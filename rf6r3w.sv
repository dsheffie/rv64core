==> flow/design.v <==
typedef enum logic [4:0] {
   MEM_LB  = 'd0,
   MEM_LBU = 'd1,
   MEM_LH  = 'd2,
   MEM_LHU = 'd3,
   MEM_LW  = 'd4,
   MEM_SB  = 'd5,
   MEM_SH  = 'd6,
   MEM_SW  = 'd7,
   MEM_SCW  = 'd8,
   MEM_SCD  = 'd9,
   MEM_NOP = 'd10,
   MEM_LWU = 'd11,
   MEM_LD  = 'd12,
   MEM_SD  = 'd13,
   MEM_AMOW = 'd14,
   MEM_AMOD = 'd15,
   MEM_PREFETCH = 'd16			  			  
} mem_op_t;
module rf6r3w(clk, reset,
	      rdptr0,rdptr1,rdptr2,rdptr3,rdptr4,rdptr5,
	      wrptr0,wrptr1,wrptr2,
	      wen0,wen1,wen2,
	      wr0, wr1, wr2,
	      rd0, rd1, rd2, rd3,rd4,rd5);
   parameter WIDTH = 1;
   parameter LG_DEPTH = 1;
   input logic clk;
   input logic reset;
   input logic [LG_DEPTH-1:0] rdptr0;
   input logic [LG_DEPTH-1:0] rdptr1;
   input logic [LG_DEPTH-1:0] rdptr2;
   input logic [LG_DEPTH-1:0] rdptr3;
   input logic [LG_DEPTH-1:0] rdptr4;
   input logic [LG_DEPTH-1:0] rdptr5;   
   input logic [LG_DEPTH-1:0] wrptr0;
   input logic [LG_DEPTH-1:0] wrptr1;
   input logic [LG_DEPTH-1:0] wrptr2;
   input logic 		      wen0;
   input logic 		      wen1;
   input logic 		      wen2;
   input logic [WIDTH-1:0]    wr0;
   input logic [WIDTH-1:0]    wr1;
   input logic [WIDTH-1:0]    wr2;
   output logic [WIDTH-1:0]   rd0;
   output logic [WIDTH-1:0]   rd1;
   output logic [WIDTH-1:0]   rd2;
   output logic [WIDTH-1:0]   rd3;
   output logic [WIDTH-1:0]   rd4;
   output logic [WIDTH-1:0]   rd5;   
   localparam DEPTH = 1<<LG_DEPTH;
   localparam H_DEPTH = 1<<(LG_DEPTH-1);   
   logic [WIDTH-1:0] 	    r_ram_alu[H_DEPTH-1:0];
   logic [WIDTH-1:0]	    r_ram_mem[H_DEPTH-1:0];   
   wire			    wen2_ = wen2;
   wire [LG_DEPTH-1:0]	    rdptr4_ = rdptr4;
   wire [LG_DEPTH-1:0]	    rdptr5_ = rdptr5;
   wire			    rd0_mem = rdptr0[LG_DEPTH-1];
   wire			    rd1_mem = rdptr1[LG_DEPTH-1];
   wire			    rd2_mem = rdptr2[LG_DEPTH-1];
   wire			    rd3_mem = rdptr3[LG_DEPTH-1];
   wire			    rd4_mem = rdptr4_[LG_DEPTH-1];
   wire			    rd5_mem = rdptr5_[LG_DEPTH-1];
   logic [WIDTH-1:0]	    r_rd_mem0,r_rd_mem1,r_rd_mem2,r_rd_mem3,r_rd_mem4,r_rd_mem5;
   logic [WIDTH-1:0]	    r_rd_alu0,r_rd_alu1,r_rd_alu2,r_rd_alu3,r_rd_alu4,r_rd_alu5;   
   logic		    r_rdptr0_z, r_rdptr1_z, r_rdptr2_z, r_rdptr3_z, r_rdptr4_z, r_rdptr5_z;
   logic		    r_rdptr0_m, r_rdptr1_m, r_rdptr2_m, r_rdptr3_m, r_rdptr4_m, r_rdptr5_m;
   always_ff@(posedge clk)
     begin
	r_rdptr0_z <= rdptr0 == 'd0;
	r_rdptr1_z <= rdptr1 == 'd0;
	r_rdptr2_z <= rdptr2 == 'd0;
	r_rdptr3_z <= rdptr3 == 'd0;
	r_rdptr4_z <= rdptr4 == 'd0;
	r_rdptr5_z <= rdptr5 == 'd0;		
	r_rdptr0_m <= rd0_mem;
	r_rdptr1_m <= rd1_mem;
	r_rdptr2_m <= rd2_mem;
	r_rdptr3_m <= rd3_mem;	
	r_rdptr4_m <= rd4_mem;
	r_rdptr5_m <= rd5_mem;		
     end  
   always_comb
     begin
	rd0 = r_rdptr0_z ? 'd0 : (r_rdptr0_m ? r_rd_mem0 : r_rd_alu0);
	rd1 = r_rdptr1_z ? 'd0 : (r_rdptr1_m ? r_rd_mem1 : r_rd_alu1);
	rd2 = r_rdptr2_z ? 'd0 : (r_rdptr2_m ? r_rd_mem2 : r_rd_alu2);
	rd3 = r_rdptr3_z ? 'd0 : (r_rdptr3_m ? r_rd_mem3 : r_rd_alu3);
	rd4 = r_rdptr4_z ? 'd0 : (r_rdptr4_m ? r_rd_mem4 : r_rd_alu4);
	rd5 = r_rdptr5_z ? 'd0 : (r_rdptr5_m ? r_rd_mem5 : r_rd_alu5);	
     end
   always_ff@(posedge clk)
     begin
	     r_rd_alu0 <= r_ram_alu[rdptr0[LG_DEPTH-2:0]];
	     r_rd_alu1 <= r_ram_alu[rdptr1[LG_DEPTH-2:0]];
	     r_rd_alu2 <= r_ram_alu[rdptr2[LG_DEPTH-2:0]];
	     r_rd_alu3 <= r_ram_alu[rdptr3[LG_DEPTH-2:0]];
	     r_rd_alu4 <= r_ram_alu[rdptr4[LG_DEPTH-2:0]];
	     r_rd_alu5 <= r_ram_alu[rdptr5[LG_DEPTH-2:0]];				    				    
	     if(wen0)
	       begin
		  r_ram_alu[wrptr0[LG_DEPTH-2:0]] <= wr0;
	       end
	     if(wen2_)
	       begin
		  r_ram_alu[wrptr2[LG_DEPTH-2:0]] <= wr2;
	       end
     end  
   always_ff@(posedge clk)
     begin
	     r_rd_mem0 <= r_ram_mem[rdptr0[LG_DEPTH-2:0]];
	     r_rd_mem1 <= r_ram_mem[rdptr1[LG_DEPTH-2:0]];
	     r_rd_mem2 <= r_ram_mem[rdptr2[LG_DEPTH-2:0]];
	     r_rd_mem3 <= r_ram_mem[rdptr3[LG_DEPTH-2:0]];
	     r_rd_mem4 <= r_ram_mem[rdptr4[LG_DEPTH-2:0]];
	     r_rd_mem5 <= r_ram_mem[rdptr5[LG_DEPTH-2:0]];				    				    
	     if(wen1)
	       begin
		  r_ram_mem[wrptr1[LG_DEPTH-2:0]] <= wr1;
	       end
     end  
endmodule
# [From RTL to reports: rf6r3w]
# Tool output for the design above, in the order of the flow.
# Line numbers count from 1 in the design file above.
# Operators carry their Yosys type and port widths (W data, S select, Z words).
# Library cell names are shortened.
# A cell with n/a has no value.
[inputs] top_module="rf6r3w" clk_port="clk" cell_library="sky130hd" corner="tt_025C_1v80"

# [Word-level counts]
# Yosys after proc, flatten, opt, wreduce and memory -nomap, before mapping. Enables and synchronous resets that opt folds into registers are not counted as muxes. Memory bits, and registers merged into a memory's read port (data or address), are not among the register bits. Print and check cells are not counted. Equal cells are merged and count once.
# Memory sizes are those after Yosys's memory passes, which may raise the word count (mostly to a power of two), join words into wider ones and drop unused or constant bits.
[word_totals] clocked_rd_ports_x_width=12 out_inout_bits=6 memories=2 ramBits=2 in_bits=17 reg_bits=12 wordCells=38
[memory_table] memory="r_ram_alu" words=1 word_bits=1 rd=6 wr=2 line=53 source="logic [WIDTH-1:0] r_ram_alu[H_DEPTH-1:0];"
[memory_table] memory="r_ram_mem" words=1 word_bits=1 rd=6 wr=1 line=54 source="logic [WIDTH-1:0] r_ram_mem[H_DEPTH-1:0];"
[op_classes] mux=18 bitwise=6
[ops] cell="$mux W1" n=18
[ops] cell="$not A1 Y1" n=6

# [Longest topological paths]
# Depth = most cells in a row (Yosys ltp): at word level without a register or memory, in the mapped netlist without a sequential cell, where the memories' decode and read muxes count.
[logic_depth] ltp_word=2 abc_area=0 depth_mapped=2 mapped_depth_nobuf=2

# [Netlist]
# The flow's flattened synthesis, as Yosys stat reports it; memories are mapped. The netlist is that of the ABC_AREA named above (0 if unset); the other value can give another one.
# The area totals of this step are shown rounded.
[synth_totals] ffs=16 stdcells=36 yosys_area_um2=466.7 seq_area_um2=340.3 buffers=0
[types] cell="dfxtp_1" n=14 type_area_um2=280.269
[types] cell="edfxtp_1" n=2 type_area_um2=60.058
[types] cell="mux2i_1" n=6 type_area_um2=60.058
[types] cell="inv_1" n=6 type_area_um2=22.522
[types] cell="nor2_1" n=6 type_area_um2=22.522
[types] cell="mux2_4" n=1 type_area_um2=15.014
[types] cell="or2_2" n=1 type_area_um2=6.256

# [Timing after synthesis]
# Source: OpenSTA report_checks on the synthesized netlist (no wires, ideal clock, input and output delay 20% of the period each), path of least setup slack; recovery checks are left aside. Register names are those of the netlist, which keeps one name where synthesis merged equal registers.
[synth_path] kind="reg2out" from="reg (no name shown)" to="out rd0[0]" required_ns=1.112 out_delay_ns=0.278 slack_ns=0.493 path_buffers=0 clock_period_ns=1.39 delay_ns=0.619 arrival_time_ns=0.619 launch_ns=0.000 stages=3 synth_period_reached_ns=0.897
# "delay_ns" = arrival - input delay + setup time.
# At an output port there is no setup time.
# "stages" counts driving pins, that of a launching flip-flop among them; a cell with two outputs on the path counts twice.
# "synth_period_reached_ns" = period - worst setup slack (recovery checks aside). The figure is calculated, with input and output delays left at 20% of the set period.
[synth_between] cell_sequence="dfxtp_1 > mux2i_1 > nor2_1"
[synth_lines] item="end: declaration" line=45 source="output logic [WIDTH-1:0]   rd0;"
# No chain of elaborated cells between the ends is given.

# [Path in the finished layout]
# Path of least setup slack in the final report of job 2 (OpenROAD, finished layout, wires in). Where an end is a register, its clock arrival counts in the times.
[layout_path] kind="reg2out" from="reg r_rdptr2_m" to="out rd2[0]" slack_ns=-0.61 required_ns=0.39 stages=4 arrival_time_ns=1.00 path_buffers=1 out_delay_ns=0.10 launch_ns=0.27 clock_period_ns=0.487
# Between the ends stands the longest chain of elaborated cells between them, by number of cells; it is not shown to be the way that was timed. Of several equally long chains one is given.
# A line is the first line of the expression or statement that the cell stems from. Yosys adds cells for indexed reads and writes and turns some case tables into memories.
[layout_between] cell_sequence="dfxtp_2 > mux2i_1 > nor2_1 > buf_2" elab_chain_len=2 cone_cells=2 cone_lines=1 cone_classes="mux: 2"
[layout_lines] item="start: declaration" line=67 source="logic r_rdptr0_m, r_rdptr1_m, r_rdptr2_m, r_rdptr3_m, r_rdptr4_m, r_rdptr5_m;"
[layout_lines] item="start: assignment" line=78 source="r_rdptr2_m <= rd2_mem;"
[layout_lines] item="$mux W1 x2" line=87 source="rd2 = r_rdptr2_z ? 'd0 : (r_rdptr2_m ? r_rd_mem2 : r_rd_alu2);"
[layout_lines] item="end: declaration" line=47 source="output logic [WIDTH-1:0]   rd2;"

# Measured data: module rf6r3w, platform sky130hd, 2 stored runs of the flow under differing settings, order arbitrary. Input and output delays are each 20% of the period that was set; the output load is 0.01 pF.
# "achievedPeriod_ns": clock period set for the run, less the worst setup slack. It is reckoned from that one timing run; input and output delays stay at 20% of the period that was set.
# "worst_path_time_ns" is the time allowed to the run's worst setup path (the clock period less input and output delay, where it has them) less its slack. Clock arrival times count: a late capture clock shortens it, a late launch clock lengthens it.
# By "power_uw" is meant OpenSTA's value without simulated activity: inputs other than the clock are taken to toggle once in ten clock periods, and the tool carries that through the logic.
# Results are given in rounded form.
run="job 1" settings period_ns=0.481 CORE_UTILIZATION=44 PLACE_DENSITY_LB_ADDON=0.3 CELL_PAD_IN_SITES_DETAIL_PLACEMENT=2 GPL_TIMING_DRIVEN=1 CTS_CLUSTER_SIZE=15 CAP_MARGIN=15 CORE_MARGIN=2 SLEW_MARGIN=20
run="job 1" outcome="stopped before the end: placement reported DPL-0033"
run="job 2" settings period_ns=0.487 CAP_MARGIN=20 CORE_MARGIN=2 CORE_UTILIZATION=40 SLEW_MARGIN=20
run="job 2" results power_uw=2538 final_stdcell_area_um2=681.9 total_die_area_um2=1456 synthesis_area_um2=466.7 achievedPeriod_ns=1.096 ws_setup_ns=-0.609 ws_hold_ns=0.134 worst_path_time_ns=1.00 critical_path_type="reg2out" final_setup_tns_ns=-3.418
